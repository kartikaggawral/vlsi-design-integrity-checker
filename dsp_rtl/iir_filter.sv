==> flow/design.v <==
module iir_filter(
    input logic clk,
    input logic rst_n,
    input logic signed [15:0] in_data,
    output logic signed [15:0] out_data
);
    logic signed [15:0] feedback;
    always_ff @(posedge clk or negedge rst_n) begin
        if (!rst_n)
            feedback <= 16'h0000;
        else
            feedback <= (in_data >>> 2) + (feedback >>> 1);  
    end
    assign out_data = in_data + feedback * 2;  
endmodule
### Tool chain data of iir_filter

What the tools print for iir_filter, step after step.
Line numbers count from 1 in the design file above.
Not given: n/a

* design top: iir_filter
* clock: clk
* library: sky130hd
* timing corner: tt_025C_1v80

### Word level

Yosys after proc, flatten, opt, wreduce and memory -nomap, before mapping. Enables and synchronous resets that opt folds into registers are not counted as muxes. Memory bits, and registers merged into a memory's read port (data or address), are not among the register bits. Print and check cells are not counted. Equal cells are merged and count once.

* bits in registers: 16
* latch bits: 0
* RAM bits: 0
* memory bits (read-only): 0
* clocked read ports x word width: 0
* memories kept: 0
* input bits: 18
* cells after elaboration: 3

* add/sub/neg operators: 2
* $mul: 0
* divide/modulo/power cells: 0
* magnitude comparators: 0
* equal/unequal tests: 0
* shift operators: 0
* muxes and demuxes: 0
* bitwise logic cells: 0
* reductions and logical operators: 0

Operators by type and width (count)
* 14-bit by 15-bit adder with 16-bit output: 1
* 16-bit adder: 1

### Longest topological paths

Depth = most cells in a row (Yosys ltp): at word level without a register or memory, in the mapped netlist without a sequential cell, where the memories' decode and read muxes count.

* depth in word-level cells: 1
* ABC_AREA: 0
* depth in mapped cells: 8

### Mapped cells and area

The flow's flattened synthesis, as Yosys stat reports it; memories are mapped. The netlist is that of the ABC_AREA named above (0 if unset); the other value can give another one.

Cell types
* sky130_fd_sc_hd__dfrtp_1: count 16, total area 400.384 um^2
* sky130_fd_sc_hd__ha_1: count 16, total area 200.192 um^2
* sky130_fd_sc_hd__xnor2_1: count 14, total area 122.618 um^2
* sky130_fd_sc_hd__a21oi_1: count 13, total area 65.062 um^2
* sky130_fd_sc_hd__nand2_1: count 17, total area 63.811 um^2
* sky130_fd_sc_hd__xor2_1: count 7, total area 61.309 um^2
* sky130_fd_sc_hd__nor2_1: count 13, total area 48.797 um^2
* sky130_fd_sc_hd__o21ai_0: count 9, total area 45.043 um^2
* sky130_fd_sc_hd__fa_1: count 2, total area 40.038 um^2
* sky130_fd_sc_hd__inv_1: count 10, total area 37.536 um^2
* sky130_fd_sc_hd__buf_2: count 7, total area 35.034 um^2
* sky130_fd_sc_hd__o21a_1: count 4, total area 30.029 um^2
* sky130_fd_sc_hd__o21ai_2: count 3, total area 26.275 um^2
* sky130_fd_sc_hd__and3_1: count 4, total area 25.024 um^2
* sky130_fd_sc_hd__nor2b_1: count 4, total area 25.024 um^2
* sky130_fd_sc_hd__nand2b_1: count 3, total area 18.768 um^2
* sky130_fd_sc_hd__a21oi_2: count 2, total area 17.517 um^2
* sky130_fd_sc_hd__a311oi_1: count 2, total area 17.517 um^2

Other cell types: 28; their cells: 35.

* cells in the netlist: 181
* chip area (Yosys): 1554.0 um^2
* sequential part of the area: 400.4 um^2
* flip-flop cells: 16
* buffer cells: 11

### Path before layout

Path of least setup slack by OpenSTA after synthesis, without wires, with an ideal clock, recovery checks aside; 20% of the period is set as input and as output delay. Where synthesis merged equal registers, the netlist keeps one of their names.

* kind: input to output
* from: input in_data[2]
* to: output out_data[14]
* clock period: 5720 ps
* input delay: 1144 ps
* external output delay: 1144 ps
* time at the first pin: 1144 ps
* arrival: 2792 ps
* required time: 4576 ps
* slack: 1784 ps
* path delay: 1648 ps
* driving pins on the path: 8
* path buffers: 0
* synthesis period reached: 3936 ps

"path delay" = arrival - input delay + setup time.
A path that ends at an output port has no setup time.
"driving pins on the path" counts driving pins, that of a launching flip-flop among them; a cell with two outputs on the path counts twice.
"synthesis period reached" = period - worst setup slack (recovery checks aside). The figure is calculated, with input and output delays left at 20% of the set period.
The rows between start and end are the longest chain of elaborated cells between them; the timing report does not say that the signal goes this way. Where chains are equally long, one stands for them.
Each line given opens the expression or statement behind the cell; cells for indexed reads and writes are added by Yosys, which also makes memories of some case tables.

* cell sequence: sky130_fd_sc_hd__ha_1 > sky130_fd_sc_hd__inv_1 > sky130_fd_sc_hd__fa_1 > sky130_fd_sc_hd__and2b_4 > sky130_fd_sc_hd__o21ai_2 > sky130_fd_sc_hd__a31oi_1 > sky130_fd_sc_hd__nor4_1 > sky130_fd_sc_hd__a311oi_1
* cells in the longest elaborated chain: 1
* elaborated cells between the ends (all ways): 1
* source lines of those cells: 1
* classes of those cells: add/sub: 1

Ends and longest elaborated chain, after synthesis
* start: declaration: line 4 `input logic signed [15:0] in_data,`
* 16-bit adder: line 14 `assign out_data = in_data + feedback * 2;`
* end: declaration: line 5 `output logic signed [15:0] out_data`

Design iir_filter on sky130hd. What follows are 2 stored runs of the flow, each under its own settings; their order means nothing. The constraints put input and output delay at 20% of the set period each and load the outputs with 0.01 pF.

### Flow run A

Settings: `period_ns=3.05`, `CORE_UTILIZATION=70`, `SETUP_SLACK_MARGIN=0.13`, `PLACE_DENSITY=0.69`, `CORE_ASPECT_RATIO=0.74`, `CORE_MARGIN=4`, `CELL_PAD_IN_SITES_GLOBAL_PLACEMENT=1`, `CELL_PAD_IN_SITES_DETAIL_PLACEMENT=2`, `GPL_TIMING_DRIVEN=0`, `GPL_ROUTABILITY_DRIVEN=0`, `CTS_CLUSTER_DIAMETER=271`, `CAP_MARGIN=20`, `SLEW_MARGIN=20`

No final report: placement broke off with GPL-0301.

### Flow run B

Settings: `period_ns=3.67`, `CORE_UTILIZATION=55`, `PLACE_DENSITY_LB_ADDON=0.28`, `HOLD_SLACK_MARGIN=-0.04`, `CORE_ASPECT_RATIO=0.55`, `CELL_PAD_IN_SITES_GLOBAL_PLACEMENT=2`, `CELL_PAD_IN_SITES_DETAIL_PLACEMENT=0`, `GPL_TIMING_DRIVEN=0`, `CAP_MARGIN=5`, `MIN_ROUTING_LAYER=met1`, `MAX_ROUTING_LAYER=met5`, `CORE_MARGIN=2`, `SLEW_MARGIN=20`

No final report: placement broke off with FLW-0024.
